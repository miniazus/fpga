==> flow/design.v <==
module simple_fifo_anysize #(
    parameter int FIFO_SIZE    = 8,
    parameter int DATA_WIDTH   = 16,
    parameter int FIFO_SIZE_WIDTH = $clog2(FIFO_SIZE + 1),
    parameter int FIFO_PTR_WIDTH  = $clog2(FIFO_SIZE)
)
(
    input  logic i_clk, i_ena, i_rst_n, i_rd_req, i_wr_req,
    input  logic [DATA_WIDTH-1:0] i_data,
    output logic [DATA_WIDTH-1:0] o_data,
    output logic o_full, o_empty, o_ready, o_valid,
    output logic [FIFO_SIZE_WIDTH-1:0] o_current_sz
);
    logic [DATA_WIDTH-1:0] fifo_mem [FIFO_SIZE];
    logic [FIFO_SIZE_WIDTH-1:0] fifo_count;
    logic [FIFO_PTR_WIDTH -1:0] rd_ptr, wr_ptr;  
    assign o_current_sz = fifo_count;
    assign o_full       = (fifo_count == FIFO_SIZE);
    assign o_empty      = (fifo_count == 0);
    assign o_ready      = !o_full;
    logic do_read, do_write;
    assign do_read  = i_rd_req && !o_empty;  
    assign do_write = i_wr_req && !o_full;   
    always_ff @ (posedge i_clk) begin
        if (i_rst_n == 0) begin
            rd_ptr      <= '0;
            wr_ptr      <= '0;
            fifo_count  <= '0;
            o_data      <= '0;
            o_valid     <= 1'b0;
        end
        else begin
            if (i_ena) begin
                if (do_read) begin
                    o_data  <= fifo_mem[rd_ptr];
                    o_valid <= 1'b1;
                    if (rd_ptr == FIFO_SIZE-1) begin
                        rd_ptr <= 0;
                    end
                    else begin
                        rd_ptr  <= rd_ptr + 1;
                    end
                end
                else begin
                    o_valid <= 1'b0;
                end
                if (do_write) begin
                    fifo_mem[wr_ptr] <= i_data;
                    if (wr_ptr == FIFO_SIZE-1) begin
                        wr_ptr <= 0;
                    end
                    else begin
                        wr_ptr  <= wr_ptr + 1;
                    end
                end
                if (do_read && !do_write) begin
                    fifo_count <= fifo_count - 1;
                end
                else if (!do_read && do_write) begin
                    fifo_count <= fifo_count + 1;
                end
            end
        end
    end
endmodule
# Step by step through the tools: simple_fifo_anysize
# The steps from the RTL of simple_fifo_anysize to its reports follow in flow order.
# Lines are those of the file above, counted from 1.
# Operators carry their Yosys type and port widths (W data, S select, Z words).
# Library cell names are shortened.
# A cell with n/a has no value.
# inputs
top,simple_fifo_anysize
clock,i_clk
library,sky130hd
pvt_corner,tt_025C_1v80

# Word-level counts
# Yosys after proc, flatten, opt, wreduce and memory -nomap, before mapping. Memory bits, and registers merged into a memory's read port (data or address), are not among the register bits. Print and check cells are not counted. Equal cells are merged and count once.
# Yosys's memory passes give these memory sizes; they may raise the number of words (mostly to a power of two), join words into wider ones and drop unused or constant bits.
# classes
add_sub_neg,4
equal,3
mux,14
n_reduce_logical,14
# ops
operator,count
$mux W16,3
$mux W3,5
$mux W4,2
$reduce_and A2 Y1,3
$add A3 B1 Y3 const B,2
$eq A3 B3 Y1 const B,2
$logic_not A1 Y1,5
$logic_and A1 B1 Y1,4
$add A4 B1 Y4 const B,1
$sub A4 B1 Y4 const B,1
$eq A4 B4 Y1 const B,1
$logic_not A4 Y1,1
$mux W1,4
$reduce_bool A2 Y1,1
# bits
ff_bits,11
ram_bits,128
clocked_rd_ports_x_width,16
memories,1
in_bits,21
out_inout_bits,24
wordCells,40
# mem_list
memory,size,width,read_ports,wr,line,source
fifo_mem,8,16,1,1,14,logic [DATA_WIDTH-1:0] fifo_mem [FIFO_SIZE];

# Longest topological paths
# Yosys ltp: most cells in a row. Word level: on the elaborated netlist, between registers, memories and ports. Mapped: between sequential cells and ports; inverters and the memories' decode and read muxes count.
# logic_depth
depth_word,7
ABC_AREA,0
ltp_mapped,9
ltp_nobuf,8

# Synthesis result
# Source: synth_stat.txt of the flow (Yosys; design flattened, memories mapped). It holds for the ABC_AREA given above (unset counts as 0); a run with the other value may have another netlist.
# The area totals of this step are shown rounded.
# synth_totals
mapped_cells,341
mapped_area_um2,6020
sequential_area_um2,4380
flip_flops,155
buf_cells,20
# types
cell_type,count,area_total_um2
edfxtp_1,128,3.84E+03
mux4_2,32,720.691
dfxtp_1,27,540.518
nand2_1,45,168.912
a31oi_1,16,100.096
ha_1,7,87.584
o21ai_1,11,55.053
mux2i_1,5,50.048
buf_6,4,45.043
a21boi_0,5,37.536
clkbuf_1,8,30.029
buf_2,5,25.024
nor2b_1,4,25.024
buf_4,3,22.522
inv_1,6,22.522
fa_1,1,20.019
nor3_1,4,20.019
o21ai_2,2,17.517
# Other cell types: 18; their cells: 28.

# Path before layout
# Source: OpenSTA report_checks on the synthesized netlist (no wires, ideal clock, input and output delay 20% of the period each), path of least setup slack; recovery checks are left aside. Register names are those of the netlist, which keeps one name where synthesis merged equal registers.
# synth_path
kind,in2reg
start,input port i_rst_n
end,memory fifo_mem[1][0]
tclk_ns,3.38
setup_ns,0.430
launch_ns,0.676
arrival_ns,2.598
t_required_ns,2.950
setup_slack_ns,0.352
path_delay_ns,2.352
stages,3
period_less_setup_slack_ns,3.028
# "path_delay_ns" = arrival - input delay + setup time.
# "stages" counts driving pins, that of a launching flip-flop among them; a cell with two outputs on the path counts twice.
# "period_less_setup_slack_ns" is the clock period less the worst setup slack; recovery checks do not enter. This is arithmetic on one report: input and output delays are still those of the set period (20% each).
# The rows between start and end are the longest chain of elaborated cells between them; the timing report does not say that the signal goes this way. Where chains are equally long, one stands for them.
# Each line given opens the expression or statement behind the cell; cells for indexed reads and writes are added by Yosys, which also makes memories of some case tables.
# Only ways into the end's enable, where the timed path ends, are counted here.
# synth_between
cell_sequence,clkbuf_1 nand2_1 nor4_1
elab_chain_len,1
# synth_rtl
item,line,source
"start, declared",8,"input  logic i_clk, i_ena, i_rst_n, i_rd_req, i_wr_req,"
$mux W3,25,if (i_rst_n == 0) begin
"end, declared",14,logic [DATA_WIDTH-1:0] fifo_mem [FIFO_SIZE];

# Path in the finished layout
# Path of least setup slack in the final report of run 1 (OpenROAD, finished layout, wires in). Where an end is a register, its clock arrival counts in the times.
# layout_path
kind,reg2out
start,register fifo_count[1]
end,output port o_ready
tclk_ns,2.65
launch_ns,0.41
arrival_ns,1.73
t_required_ns,2.12
setup_slack_ns,0.39
stages,4
# The rows between start and end are the longest chain of elaborated cells between them; the timing report does not say that the signal goes this way. Where chains are equally long, one stands for them.
# At most two assigning lines are given for a register; there are more.
# layout_between
cell_sequence,dfxtp_4 buf_6 or4b_4 dlygate4sd2_1
elab_chain_len,2
# layout_rtl
item,line,source
"start, declared",15,logic [FIFO_SIZE_WIDTH-1:0] fifo_count;
"start, assigned",57,fifo_count <= fifo_count - 1;
"start, assigned",60,fifo_count <= fifo_count + 1;
$eq A4 B4 Y1,18,assign o_full       = (fifo_count == FIFO_SIZE);
$logic_not A1 Y1,20,assign o_ready      = !o_full;
"end, declared",11,"output logic o_full, o_empty, o_ready, o_valid,"

# Below are 2 stored runs of the flow (Yosys, OpenROAD; platform sky130hd) on simple_fifo_anysize, each with its settings and what was measured, unordered. Constraints: input delay and output delay 20% of the set period each, output load 0.01 pF.
# "timing.achieved_period_ns" = clock period - worst setup slack. The figure is calculated, with input and output delays left at 20% of the set period.
# "worstPathTime_ns" = time allowed to the worst setup path (clock period - input delay - output delay, where it has them) - its slack; a late launch clock adds to it, a late capture clock takes from it.
# "total_power_mw" is the tool's figure for a default switching activity; nothing was simulated.
# The results are shown rounded.
# Among the settings, n/a means not set for that run.
run name,period_ns,CORE_UTILIZATION,SETUP_SLACK_MARGIN,PLACE_DENSITY,HOLD_SLACK_MARGIN,CORE_MARGIN,CELL_PAD_IN_SITES_GLOBAL_PLACEMENT,TNS_END_PERCENT,GPL_ROUTABILITY_DRIVEN,CTS_CLUSTER_DIAMETER,SLEW_MARGIN,CAP_MARGIN,CORE_ASPECT_RATIO,GPL_TIMING_DRIVEN,CTS_CLUSTER_SIZE,MIN_ROUTING_LAYER,MAX_ROUTING_LAYER,die_area_um2,fin_tns_ns,timing.achieved_period_ns,total_power_mw,final_util_pct,worstPathTime_ns,critical_path_kind,synth_chip_area_um2,fin_ws_ns,finish.stdcell_area_um2,timing.hold.ws_ns
run 1,2.65,30,0.41,0.56,-0.07,6,3,75,1,52,10,20,n/a,n/a,n/a,n/a,n/a,23600,0.000,2.261,5.61,39.0,1.73,reg2out,6020,0.389,7640,0.485
run 2,3.7,65,1.05,0.39,n/a,2,0,n/a,n/a,n/a,0,20,0.5,1,89,met2,met4,10100,0.000,2.585,4.02,81.5,1.84,reg2out,6020,1.12,7220,0.493
