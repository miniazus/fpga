==> flow/design.v <==
module RoundRobin_Selection #(
    parameter int UPTO = 100
)
(
    input  logic            i_clk,
    input  logic            i_rst_n,
    input  logic            i_ena,
    input  logic [UPTO-1:0] i_input_enable,
    output logic [UPTO-1:0] o_select  
);
    logic [UPTO-1:0] idx_ff, idx_com;
    always_ff @ (posedge i_clk) begin
        if (!i_rst_n) begin
            idx_ff <= '0;
        end
        else begin
            if (i_ena) begin
                idx_ff <= idx_com;
            end
        end
    end
    logic [UPTO-1:0] BitMasked_gt_idx_ff;
    logic [UPTO-1:0] ListOfIdx_gt_idx_ff;
    always_comb begin
        BitMasked_gt_idx_ff = -(idx_ff << 1);
        ListOfIdx_gt_idx_ff = BitMasked_gt_idx_ff & i_input_enable;
        idx_com = '0;
        if (|ListOfIdx_gt_idx_ff) begin
            idx_com = ListOfIdx_gt_idx_ff & (-ListOfIdx_gt_idx_ff);
        end
        else begin
            idx_com = i_input_enable & (-i_input_enable);
        end
    end
    assign o_select = idx_ff;
endmodule
From RTL to reports: RoundRobin_Selection:

The steps from the RTL of RoundRobin_Selection to its reports follow in flow order.
Line numbers count from 1 in the design file above.
Operators carry their Yosys type and port widths (W data, S select, Z words).
A cell with - has no value.

* top module: RoundRobin_Selection
* clock input: i_clk
* standard-cell library: sky130hd
* corner: tt_025C_1v80

Elaborated design:

Yosys after proc, flatten, opt, wreduce and memory -nomap, before mapping. Enables and synchronous resets that opt folds into registers are not counted as muxes. Memory bits, and registers merged into a memory's read port (data or address), are not among the register bits. Print and check cells are not counted. Equal cells are merged and count once.

* output and inout bits: 100
* latch bits: 0
* elaborated cells: 9
* memories kept: 0
* bits in writable memories: 0
* bits in registers: 100
* bits of input ports: 103
* clocked read ports x word width: 0
* ROM bits: 0

* reduce/logical cells: 1
* divide/modulo/power cells: 0
* order comparisons: 0
* shifts and indexed selects: 0
* multipliers: 0
* add/sub/neg operators: 3
* mux-type cells: 1
* bitwise gates (word level): 3
* equal/unequal tests: 0

Operators by type and width (number)
* $and A100 B100 Y100: 3
* $neg A100 Y100: 3
* $reduce_or A100 Y1: 1
* $mux W100: 1

Depth:

Depth = most cells in a row (Yosys ltp): at word level without a register or memory, in the mapped netlist without a sequential cell, where the memories' decode and read muxes count.

* word-level depth: 5
* ABC_AREA: 1
* depth in mapped cells: 22
* depth with buffers taken out: 21

After synthesis:

The flow's flattened synthesis, as Yosys stat reports it; memories are mapped. The netlist is that of the ABC_AREA named above (0 if unset); the other value can give another one.

* flip-flop cells: 100
* sequential area: 2001.9 µm²
* standard cells after synthesis: 2553
* synthesis area: 12974.9 µm²
* buffers: 65

Cells by type
* sky130_fd_sc_hd__nand2_1: number 807, area in all 3.03E+03 µm²
* sky130_fd_sc_hd__nand3_1: number 437, area in all 2.19E+03 µm²
* sky130_fd_sc_hd__dfxtp_1: number 100, area in all 2001.92 µm²
* sky130_fd_sc_hd__nor2_1: number 469, area in all 1.76E+03 µm²
* sky130_fd_sc_hd__inv_1: number 227, area in all 852.067 µm²
* sky130_fd_sc_hd__nand4_1: number 87, area in all 544.272 µm²
* sky130_fd_sc_hd__a21oi_1: number 101, area in all 505.485 µm²
* sky130_fd_sc_hd__nand3b_1: number 38, area in all 285.274 µm²
* sky130_fd_sc_hd__nor4_1: number 42, area in all 262.752 µm²
* sky130_fd_sc_hd__nor3_1: number 51, area in all 255.245 µm²
* sky130_fd_sc_hd__nor2_4: number 17, area in all 191.434 µm²
* sky130_fd_sc_hd__or2_2: number 29, area in all 181.424 µm²
* sky130_fd_sc_hd__nor2_2: number 23, area in all 143.888 µm²
* sky130_fd_sc_hd__buf_6: number 10, area in all 112.608 µm²
* sky130_fd_sc_hd__buf_2: number 22, area in all 110.106 µm²
* sky130_fd_sc_hd__clkbuf_1: number 29, area in all 108.854 µm²
* sky130_fd_sc_hd__nand3_2: number 10, area in all 100.096 µm²
* sky130_fd_sc_hd__nand2_2: number 14, area in all 87.584 µm²

Not listed: further types 13, cells in them 40.

Worst setup path after synthesis:

Source: OpenSTA report_checks on the synthesized netlist (no wires, ideal clock, input and output delay 20% of the period each), path of least setup slack; recovery checks are left aside. Register names are those of the netlist, which keeps one name where synthesis merged equal registers.

* path type: input port to flip-flop
* start: input port i_input_enable[0]
* end: register idx_ff[99]
* setup slack: 3.207 ns
* buffers on the path: 0
* required time: 6.790 ns
* time at the first pin: 1.372 ns
* arrival: 3.583 ns
* delay of the path: 2.281 ns
* setup time: 0.070 ns
* clock period: 6.86 ns
* stages: 13
* input delay: 1.372 ns
* synthesis period reached: 3.653 ns

"delay of the path" is the arrival time less input delay plus setup time.
"stages" counts driving pins, that of a launching flip-flop among them; a cell with two outputs on the path counts twice.
"synthesis period reached" = period - worst setup slack (recovery checks aside). The figure is calculated, with input and output delays left at 20% of the set period.
The rows between start and end are the longest chain of elaborated cells between them; the timing report does not say that the signal goes this way. Where chains are equally long, one stands for them.
Each line given opens the expression or statement behind the cell; cells for indexed reads and writes are added by Yosys, which also makes memories of some case tables.

* path through: sky130_fd_sc_hd__nor2_1 -> sky130_fd_sc_hd__nand2_1 -> sky130_fd_sc_hd__nor4_1 -> sky130_fd_sc_hd__nand2_1 -> sky130_fd_sc_hd__nor3_1 -> sky130_fd_sc_hd__nand2_1 -> sky130_fd_sc_hd__nor4_1 -> sky130_fd_sc_hd__nand2_1 -> sky130_fd_sc_hd__nor2_1 -> sky130_fd_sc_hd__nand2_1 -> sky130_fd_sc_hd__o21ai_0 -> sky130_fd_sc_hd__nand2_1 -> sky130_fd_sc_hd__a21oi_1
* cells in the longest elaborated chain: 4
* elaborated cells on any way between the ends: 7
* RTL lines with such cells: 4
* those cells by class: add/sub (2); mux (1); logic (3); reduce/logical (1)

RTL lines, path post-synthesis
* from (decl): line 8 `input  logic [UPTO-1:0] i_input_enable,`
* $and A100 B100 Y100: line 26 `ListOfIdx_gt_idx_ff = BitMasked_gt_idx_ff & i_input_enable;`
* $neg A100 Y100: line 29 `idx_com = ListOfIdx_gt_idx_ff & (-ListOfIdx_gt_idx_ff);`
* $and A100 B100 Y100: line 29
* $mux W100: line 28 `if (|ListOfIdx_gt_idx_ff) begin`
* to (assign): line 14 `idx_ff <= '0;`
* to (assign): line 18 `idx_ff <= idx_com;`
* to (decl): line 11 `logic [UPTO-1:0] idx_ff, idx_com;`

Worst path after layout:

From the final timing report of flow run 1: the path of least setup slack in the routed layout; clock arrival at registers is part of the times.

* path type: input port to flip-flop
* start: input port i_input_enable[0]
* end: register idx_ff[85]
* time at the first pin: 1.81 ns
* stages: 14
* required time: 9.37 ns
* buffers on the path: 1
* arrival: 6.05 ns
* setup slack: 3.33 ns
* setup time: 0.07 ns
* input delay: 1.81 ns
* clock period: 9.05 ns

The rows between start and end are the longest chain of elaborated cells between them; the timing report does not say that the signal goes this way. Where chains are equally long, one stands for them.

* path through: sky130_fd_sc_hd__clkdlybuf4s50_1 -> sky130_fd_sc_hd__nor2_1 -> sky130_fd_sc_hd__nand2_1 -> sky130_fd_sc_hd__nor4_1 -> sky130_fd_sc_hd__nand2_1 -> sky130_fd_sc_hd__nor3_2 -> sky130_fd_sc_hd__nand2_1 -> sky130_fd_sc_hd__nor2_1 -> sky130_fd_sc_hd__nand2_1 -> sky130_fd_sc_hd__nor2_1 -> sky130_fd_sc_hd__nand4_1 -> sky130_fd_sc_hd__nand3_1 -> sky130_fd_sc_hd__nand3_1 -> sky130_fd_sc_hd__a21oi_1
* cells in the longest elaborated chain: 4
* elaborated cells on any way between the ends: 7
* RTL lines with such cells: 4
* those cells by class: add/sub (2); mux (1); logic (3); reduce/logical (1)

RTL lines, path post-layout
* from (decl): line 8 `input  logic [UPTO-1:0] i_input_enable,`
* $and A100 B100 Y100: line 26 `ListOfIdx_gt_idx_ff = BitMasked_gt_idx_ff & i_input_enable;`
* $neg A100 Y100: line 29 `idx_com = ListOfIdx_gt_idx_ff & (-ListOfIdx_gt_idx_ff);`
* $and A100 B100 Y100: line 29
* $mux W100: line 28 `if (|ListOfIdx_gt_idx_ff) begin`
* to (assign): line 14 `idx_ff <= '0;`
* to (assign): line 18 `idx_ff <= idx_com;`
* to (decl): line 11 `logic [UPTO-1:0] idx_ff, idx_com;`

FLOW RESULTS
============

RoundRobin_Selection through Yosys and OpenROAD on sky130hd: 2 stored runs, unordered, with their settings and measured results. The constraints put input and output delay at 20% of the set period each and load the outputs with 0.01 pF.
By "achieved period" is meant the clock period of the run minus its worst setup slack. This is arithmetic on one report: input and output delays are still those of the set period (20% each).
"time used up by the worst setup path": the worst setup path's part of the clock period (all of it between registers, 20% less for each end at a port) less its slack. A launch clock that arrives late makes it longer, a capture clock that arrives late makes it shorter.

### Flow run 1

==> flow/run.sh <==
#!/bin/bash
# the make line also repeats the synthesis and layout settings of config.mk as NAME=value (left out here)
make -C /OpenROAD-flow-scripts/flow DESIGN_CONFIG=/design/flow/config.mk WORK_HOME=/design/flow/orfs CLKGATE_MAP_FILE= finish
==> flow/config.mk <==
export PLATFORM = sky130hd
export DESIGN_NAME = RoundRobin_Selection
export DESIGN_NICKNAME = RoundRobin_Selection
export VERILOG_FILES = /design/flow/design.v
export SDC_FILE = /design/flow/constraint.sdc
export NUM_CORES = 4
export LEC_CHECK = 0
export ABC_AREA = 1
export CAP_MARGIN = 40
export CORE_MARGIN = 9
export CORE_UTILIZATION = 40
export CTS_CLUSTER_DIAMETER = 65
export GPL_TIMING_DRIVEN = 0
export HOLD_SLACK_MARGIN = 0.18
export PLACE_DENSITY_LB_ADDON = 0.06
export SETUP_SLACK_MARGIN = -0.1
export SLEW_MARGIN = 15
==> flow/constraint.sdc <==
create_clock -name core_clock -period 9.05 [get_ports {i_clk}]
set_input_delay 1.8100 -clock core_clock [delete_from_list [all_inputs] [get_ports {i_clk}]]
set_output_delay 1.8100 -clock core_clock [all_outputs]
set_load 0.01 [all_outputs]

Results of flow run 1:
- Achieved period: 5.724 ns
- Total negative setup slack: 0.000 ns
- Utilization after layout: 0.504
- Area of the die: 39,245.6 µm²
- Worst hold slack: 0.470 ns
- Setup slack of the critical path: 3.326 ns
- Post-synthesis cell area: 12,974.9 µm²
- Time used up by the worst setup path: 3.91 ns
- Worst path kind: input port to flip-flop
- Std-cell area (final layout): 16,025.4 µm²

### Flow run 2

==> flow/run.sh <==
#!/bin/bash
# the make line also repeats the synthesis and layout settings of config.mk as NAME=value (left out here)
make -C /OpenROAD-flow-scripts/flow DESIGN_CONFIG=/design/flow/config.mk WORK_HOME=/design/flow/orfs CLKGATE_MAP_FILE= finish
==> flow/config.mk <==
export PLATFORM = sky130hd
export DESIGN_NAME = RoundRobin_Selection
export DESIGN_NICKNAME = RoundRobin_Selection
export VERILOG_FILES = /design/flow/design.v
export SDC_FILE = /design/flow/constraint.sdc
export NUM_CORES = 4
export LEC_CHECK = 0
export CAP_MARGIN = 20
export CELL_PAD_IN_SITES_DETAIL_PLACEMENT = 0
export CORE_ASPECT_RATIO = 1.77
export CORE_MARGIN = 2
export CORE_UTILIZATION = 49
export HOLD_SLACK_MARGIN = -0.09
export PLACE_DENSITY_LB_ADDON = 0.13
export SETUP_SLACK_MARGIN = 0.81
export SLEW_MARGIN = 20
==> flow/constraint.sdc <==
create_clock -name core_clock -period 7.04 [get_ports {i_clk}]
set_input_delay 1.4080 -clock core_clock [delete_from_list [all_inputs] [get_ports {i_clk}]]
set_output_delay 1.4080 -clock core_clock [all_outputs]
set_load 0.01 [all_outputs]

Results of flow run 2:
- Post-synthesis cell area: 9,257.6 µm²
- Worst hold slack: 0.485 ns
- Setup slack of the critical path: 1.186 ns
- Total negative setup slack: 0.000 ns
- Std-cell area (final layout): 11,780.0 µm²
- Time used up by the worst setup path: 5.85 ns
- Worst path kind: flip-flop to flip-flop
- Utilization after layout: 0.64
- Achieved period: 5.854 ns
- Area of the die: 20,054.0 µm²
